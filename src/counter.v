==> flow/design.v <==
module counter
  #(parameter WIDTH = 9)
   (input           clk,
    input           en,
    input [WIDTH:1] threshold,
    input           reset,
    output reg      finished);
   reg [WIDTH:1] ctr;
   always @(posedge clk)
     if (reset) begin
       {ctr, finished} <= {{WIDTH{1'b0}}, 1'b0};
     end else if (en) begin
        if (ctr >= threshold)
          finished <= 1'b1;
        else
          ctr <= ctr + 1;
     end
endmodule
# == Tool chain data of counter ==
# What the tools print for counter, step after step.
# Lines are those of the file above, counted from 1.
# Operators carry their Yosys type and port widths (W data, S select, Z words).
# A cell with n/a has no value.
# design
design,counter
clock_port,clk
library,sky130hd
pvt_corner,tt_025C_1v80

# == Word-level counts ==
# Source: Yosys, flattened and elaborated, memories not mapped. Widths are those after wreduce. Registers that Yosys merges into a memory's read port (data or address) are not register bits. Print and check cells do not count. Equal cells are merged and count once.
# bits
word_cells,7
output_inout_bits,1
inputBits,12
register_bits,10
# op_classes
compare,1
add_sub_neg,1
reduce_and_logical,2
logic,1
# op_table
operator,n
$add A9 B1 Y9 const B,1
$ge A9 B9 Y1,1
$reduce_and A2 Y1,2
$not A1 Y1,1

# == Depth ==
# Longest topological path by Yosys (ltp), each cell counted once; first at word level (registers and memories cut), then after technology mapping (sequential cells cut; the memories' decode and read muxes count).
# logic_depth
depth_word,3
ABC_AREA,0
ltp_mapped,8
mapped_depth_nobuf,7

# == Synthesis result ==
# Source: synth_stat.txt of the flow (Yosys; design flattened, memories mapped). It holds for the ABC_AREA given above (unset counts as 0); a run with the other value may have another netlist.
# synth_totals
n_buf,2
synth_area_mm2,0.000787
flip_flops,10
cell_count,87
# by_type
type,n,type_area_um2
sky130_fd_sc_hd__dfxtp_1,10,200.192
sky130_fd_sc_hd__ha_1,10,125.12
sky130_fd_sc_hd__inv_1,13,48.797
sky130_fd_sc_hd__mux2_4,3,45.043
sky130_fd_sc_hd__a21oi_1,7,35.034
sky130_fd_sc_hd__nor2_1,7,26.275
sky130_fd_sc_hd__nand2b_1,3,18.768
sky130_fd_sc_hd__a21o_2,2,17.517
sky130_fd_sc_hd__nand3_4,1,17.517
sky130_fd_sc_hd__nand2b_4,1,13.763
sky130_fd_sc_hd__a211oi_2,1,12.512
sky130_fd_sc_hd__and2_1,2,12.512
sky130_fd_sc_hd__and3_1,2,12.512
sky130_fd_sc_hd__nor2b_1,2,12.512
sky130_fd_sc_hd__buf_6,1,11.261
sky130_fd_sc_hd__mux2_1,1,11.261
sky130_fd_sc_hd__nand2_4,1,11.261
sky130_fd_sc_hd__a2111oi_1,1,10.01
# Not listed: further types 17, cells in them 19.

# == Timing after synthesis ==
# Path of least setup slack by OpenSTA after synthesis, without wires, with an ideal clock, recovery checks aside; 20% of the period is set as input and as output delay. Where synthesis merged equal registers, the netlist keeps one of their names.
# synth_path
path_kind,input port to flip-flop
start,in threshold[3]
end,reg ctr[6]
n_path_buf,1
path_slack_ns,0.355
setup_ns,0.121
t_first_pin_ns,0.464
required_time_ns,2.199
delay_ns,1.501
arrival_ns,1.844
driving_pins,8
period_ns,2.32
synth_period_reached_ns,1.965
# "delay_ns" = arrival - input delay + setup time.
# "driving_pins" counts driving pins, that of a launching flip-flop among them; a cell with two outputs on the path counts twice.
# "synth_period_reached_ns" = period - worst setup slack (recovery checks aside). The figure is calculated, with input and output delays left at 20% of the set period.
# The rows between start and end are the longest chain of elaborated cells between them; the timing report does not say that the signal goes this way. Where chains are equally long, one stands for them.
# A line is the first line of the expression or statement that the cell stems from. Yosys adds cells for indexed reads and writes and turns some case tables into memories.
# synth_between
cell_sequence,sky130_fd_sc_hd__inv_1 -> sky130_fd_sc_hd__ha_1 -> sky130_fd_sc_hd__a211oi_1 -> sky130_fd_sc_hd__nor3_2 -> sky130_fd_sc_hd__a211oi_2 -> sky130_fd_sc_hd__buf_6 -> sky130_fd_sc_hd__nand3_4 -> sky130_fd_sc_hd__mux2_4
elab_chain_len,3
cone_cells,3
cone_lines,1
# synth_rtl
item,line_no,text
from (decl),5,"input [WIDTH:1] threshold,"
$ge A9 B9 Y1,13,if (ctr >= threshold)
$not A1 Y1,n/a,
$reduce_and A2 Y1,n/a,
to (assign),16,ctr <= ctr + 1;
to (decl),8,reg [WIDTH:1] ctr;

# == Path in the finished layout ==
# From the final timing report of entry A: the path of least setup slack in the routed layout; clock arrival at registers is part of the times.
# layout_path
path_kind,input port to flip-flop
start,in threshold[7]
end,reg ctr[9]
path_slack_ns,0.07
period_ns,2.05
setup_ns,0.11
required_time_ns,2.21
n_path_buf,2
t_first_pin_ns,0.41
arrival_ns,2.14
driving_pins,9
# The rows between start and end are the longest chain of elaborated cells between them; the timing report does not say that the signal goes this way. Where chains are equally long, one stands for them.
# layout_between
cell_sequence,sky130_fd_sc_hd__dlygate4sd2_1 -> sky130_fd_sc_hd__inv_2 -> sky130_fd_sc_hd__ha_4 -> sky130_fd_sc_hd__a21oi_2 -> sky130_fd_sc_hd__o21ai_2 -> sky130_fd_sc_hd__a211oi_2 -> sky130_fd_sc_hd__buf_4 -> sky130_fd_sc_hd__nand3_4 -> sky130_fd_sc_hd__mux2_4
elab_chain_len,3
cone_cells,3
cone_lines,1
# layout_rtl
item,line_no,text
from (decl),5,"input [WIDTH:1] threshold,"
$ge A9 B9 Y1,13,if (ctr >= threshold)
$not A1 Y1,n/a,
$reduce_and A2 Y1,n/a,
to (assign),16,ctr <= ctr + 1;
to (decl),8,reg [WIDTH:1] ctr;

# Settings and measured results of 2 stored flow runs for module counter (sky130hd), not sorted in any way. The constraints put input and output delay at 20% of the set period each and load the outputs with 0.01 pF.
# "achievedPeriod_ns" = clock period - worst setup slack. The figure is calculated, with input and output delays left at 20% of the set period.
# "worst_path_time_ns" means the part of the period allowed to the worst setup path (the constraints hold back 20% at inputs and 20% at outputs) less its slack; where the path has registers, the arrival times of their clocks count too.
# By "power_total_uw" is meant OpenSTA's value without simulated activity: inputs other than the clock are taken to toggle once in ten clock periods, and the tool carries that through the logic.
# Settings: - = not set for that run.
# A result given as - is not shown for that run.
setting or result,entry A,entry B
period_ns,2.05,1.64
CORE_UTILIZATION,55,66
SETUP_SLACK_MARGIN,0.54,0.17
PLACE_DENSITY_LB_ADDON,0.05,0.08
CORE_MARGIN,9,2
TNS_END_PERCENT,75,-
CTS_CLUSTER_SIZE,28,-
SLEW_MARGIN,25,20
MIN_ROUTING_LAYER,met1,met2
MAX_ROUTING_LAYER,met5,met4
CAP_MARGIN,20,0
CELL_PAD_IN_SITES_DETAIL_PLACEMENT,-,2
GPL_TIMING_DRIVEN,-,0
GPL_ROUTABILITY_DRIVEN,-,1
post_synth_area_mm2,0.000787,-
die_area_mm2,0.0031164,-
finalCellArea_mm2,0.0012475,-
utilization_frac,0.947,-
fin_ws_ns,0.073,-
fin_tns_ns,0.000,-
final_hold_ws_ns,0.479,-
power_total_uw,497.4,-
achievedPeriod_ns,1.977,-
worst_path_time_ns,1.57,-
worst_path_kind,input port to flip-flop,-
# Entry B: unfinished; error DPL-0033 in placement
