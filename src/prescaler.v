==> flow/design.v <==
module prescaler
  #(parameter WIDTH = 10)
   (input  clk,
    input  reset,
    output reg cout);
   reg [WIDTH:1] ctr = 0;
   always @(posedge clk)
     if (!reset)
       {cout, ctr} <= ctr + 1;
     else
       {cout, ctr} <= {1'b0, {WIDTH{1'b0}}};
endmodule
# Step by step through the tools: prescaler
# What the tools print for prescaler, step after step.
# Lines are those of the file above, counted from 1.
# A cell with - has no value.
[setup]
design = "prescaler"
clock = "clk"
library = "sky130hd"
corner = "tt_025C_1v80"

# Word-level counts
# Yosys after proc, flatten, opt, wreduce and memory -nomap, before mapping. Enables and synchronous resets that opt folds into registers are not counted as muxes. Memory bits, and registers merged into a memory's read port (data or address), are not among the register bits. Print and check cells are not counted. Equal cells are merged and count once.
[classes]
addsub = 1
[ops]
columns = ["operator", "n"]
rows = [
  ["adder 10 x 1 -> 11 bit with constant B", 1],
]
[bits]
ff_bits = 11
in_bits = 2
word_cells = 3

# Depth
# Depth = most cells in a row (Yosys ltp): at word level without a register or memory, in the mapped netlist without a sequential cell, where the memories' decode and read muxes count.
[logic_depth]
word_depth = 1
abc_area = 1
depth_mapped = 6
ltp_nobuf = 6

# Synthesis result
# Source: synth_stat.txt of the flow (Yosys; design flattened, memories mapped). It holds for the ABC_AREA given above (unset counts as 0); a run with the other value may have another netlist.
# Totals and module areas in this step are rounded.
[mapped]
stdcells = 59
synth_area_mm2 = 0.00046
sequential_area_mm2 = 0.00022
ffs = 11
[types]
columns = ["cell_type", "n"]
rows = [
  ["sky130_fd_sc_hd__dfxtp_1", 11],
  ["sky130_fd_sc_hd__nor2_1", 14],
  ["sky130_fd_sc_hd__nand2_1", 10],
  ["sky130_fd_sc_hd__a21oi_1", 5],
  ["sky130_fd_sc_hd__inv_1", 6],
  ["sky130_fd_sc_hd__nand3_4", 1],
  ["sky130_fd_sc_hd__nand3_1", 3],
  ["sky130_fd_sc_hd__ha_1", 1],
  ["sky130_fd_sc_hd__nand2_2", 2],
  ["sky130_fd_sc_hd__nor2_4", 1],
  ["sky130_fd_sc_hd__xor2_1", 1],
  ["sky130_fd_sc_hd__o21a_1", 1],
  ["sky130_fd_sc_hd__nor2_2", 1],
  ["sky130_fd_sc_hd__nor3_1", 1],
  ["sky130_fd_sc_hd__o21ai_0", 1],
]

# Worst setup path after synthesis
# OpenSTA on the mapped netlist: ideal clock, no wires. The path of least setup slack (recovery checks aside). Input and output delay are each 20% of the period. Register names are those of the netlist, which keeps one name where synthesis merged equal registers.
[synth_timing]
path_type = "register to register"
start = "register ctr[1]"
end = "register ctr[9]"
period_ps = 1620
setup_time_ps = 114
t_arrival_ps = 925
setup_slack_ps = 581
delay_ps = 1039
driving_pins = 7
path_buffers = 0
synth_period_reached_ps = 1039
# "delay_ps" = arrival - input delay + setup time.
# "driving_pins" counts driving pins, that of a launching flip-flop among them; a cell with two outputs on the path counts twice.
# "synth_period_reached_ps" is the clock period less the worst setup slack; recovery checks do not enter. This is arithmetic on one report: input and output delays are still those of the set period (20% each).
# Between the ends stands the longest chain of elaborated cells between them, by number of cells; it is not shown to be the way that was timed. Of several equally long chains one is given.
# A line is the first line of the expression or statement that the cell stems from. Yosys adds cells for indexed reads and writes and turns some case tables into memories.
[synth_via]
cell_sequence = "sky130_fd_sc_hd__dfxtp_1 -> sky130_fd_sc_hd__ha_1 -> sky130_fd_sc_hd__nand2_1 -> sky130_fd_sc_hd__nor2_2 -> sky130_fd_sc_hd__nand2_1 -> sky130_fd_sc_hd__nand2_1 -> sky130_fd_sc_hd__nor2_1"
elab_chain_len = 1
[synth_lines]
columns = ["element", "line", "rtl"]
rows = [
  ["from (decl)", 6, "reg [WIDTH:1] ctr = 0;"],
  ["adder 10 x 1 -> 11 bit", 9, "{cout, ctr} <= ctr + 1;"],
  ["to (decl)", 6, ""],
]

# Worst path after layout
# From the final timing report of entry A: the path of least setup slack in the routed layout; clock arrival at registers is part of the times.
# The report prints the path's times to 10 ps; the period is as set.
[layout_timing]
path_type = "register to register"
start = "register ctr[1]"
end = "register ctr[9]"
period_ps = 799
setup_time_ps = 100
t_arrival_ps = 1140
setup_slack_ps = -170
driving_pins = 6
path_buffers = 0
# Between the ends stands the longest chain of elaborated cells between them, by number of cells; it is not shown to be the way that was timed. Of several equally long chains one is given.
[layout_via]
cell_sequence = "sky130_fd_sc_hd__dfxtp_4 -> sky130_fd_sc_hd__ha_4 -> sky130_fd_sc_hd__nand2_4 -> sky130_fd_sc_hd__nor2_4 -> sky130_fd_sc_hd__a21oi_1 -> sky130_fd_sc_hd__nor2_1"
elab_chain_len = 1
[layout_lines]
columns = ["element", "line", "rtl"]
rows = [
  ["from (decl)", 6, "reg [WIDTH:1] ctr = 0;"],
  ["adder 10 x 1 -> 11 bit", 9, "{cout, ctr} <= ctr + 1;"],
  ["to (decl)", 6, ""],
]

# Measured data: module prescaler, platform sky130hd, 2 stored runs of the flow under differing settings, order arbitrary. Input and output delays are each 20% of the period that was set; the output load is 0.01 pF.
# "achieved_clock_period_ps" = clock period - worst setup slack. The figure is calculated, with input and output delays left at 20% of the set period.
# "totalPower_uw" is the tool's figure for a default switching activity; nothing was simulated.
# Measured values are rounded.

[[run]]
name = "entry A"
[run.settings]
period_ns = 0.799
CORE_UTILIZATION = 21
SETUP_SLACK_MARGIN = 0.17
PLACE_DENSITY_LB_ADDON = 0.26
CORE_ASPECT_RATIO = 0.69
CORE_MARGIN = 10
ABC_AREA = 1
GPL_TIMING_DRIVEN = 1
GPL_ROUTABILITY_DRIVEN = 0
CTS_CLUSTER_DIAMETER = 29
CAP_MARGIN = 35
SLEW_MARGIN = 20
[run.results]
die_footprint_mm2 = 0.0045
totalPower_uw = 1000
achieved_clock_period_ps = 970
final_setup_ws_ps = -170
total_negative_slack_ps = -1100
yosys.chip_area_mm2 = 0.00046
cell_area_final_mm2 = 0.00067

[[run]]
name = "entry B"
[run.settings]
period_ns = 1.94
CORE_UTILIZATION = 34
SETUP_SLACK_MARGIN = 0.22
CORE_ASPECT_RATIO = 1.88
CELL_PAD_IN_SITES_DETAIL_PLACEMENT = 2
TNS_END_PERCENT = 90
GPL_TIMING_DRIVEN = 0
GPL_ROUTABILITY_DRIVEN = 1
CAP_MARGIN = 20
CORE_MARGIN = 2
SLEW_MARGIN = 20
[run.results]
outcome = "unfinished; error PDN-0185 in floorplanning"
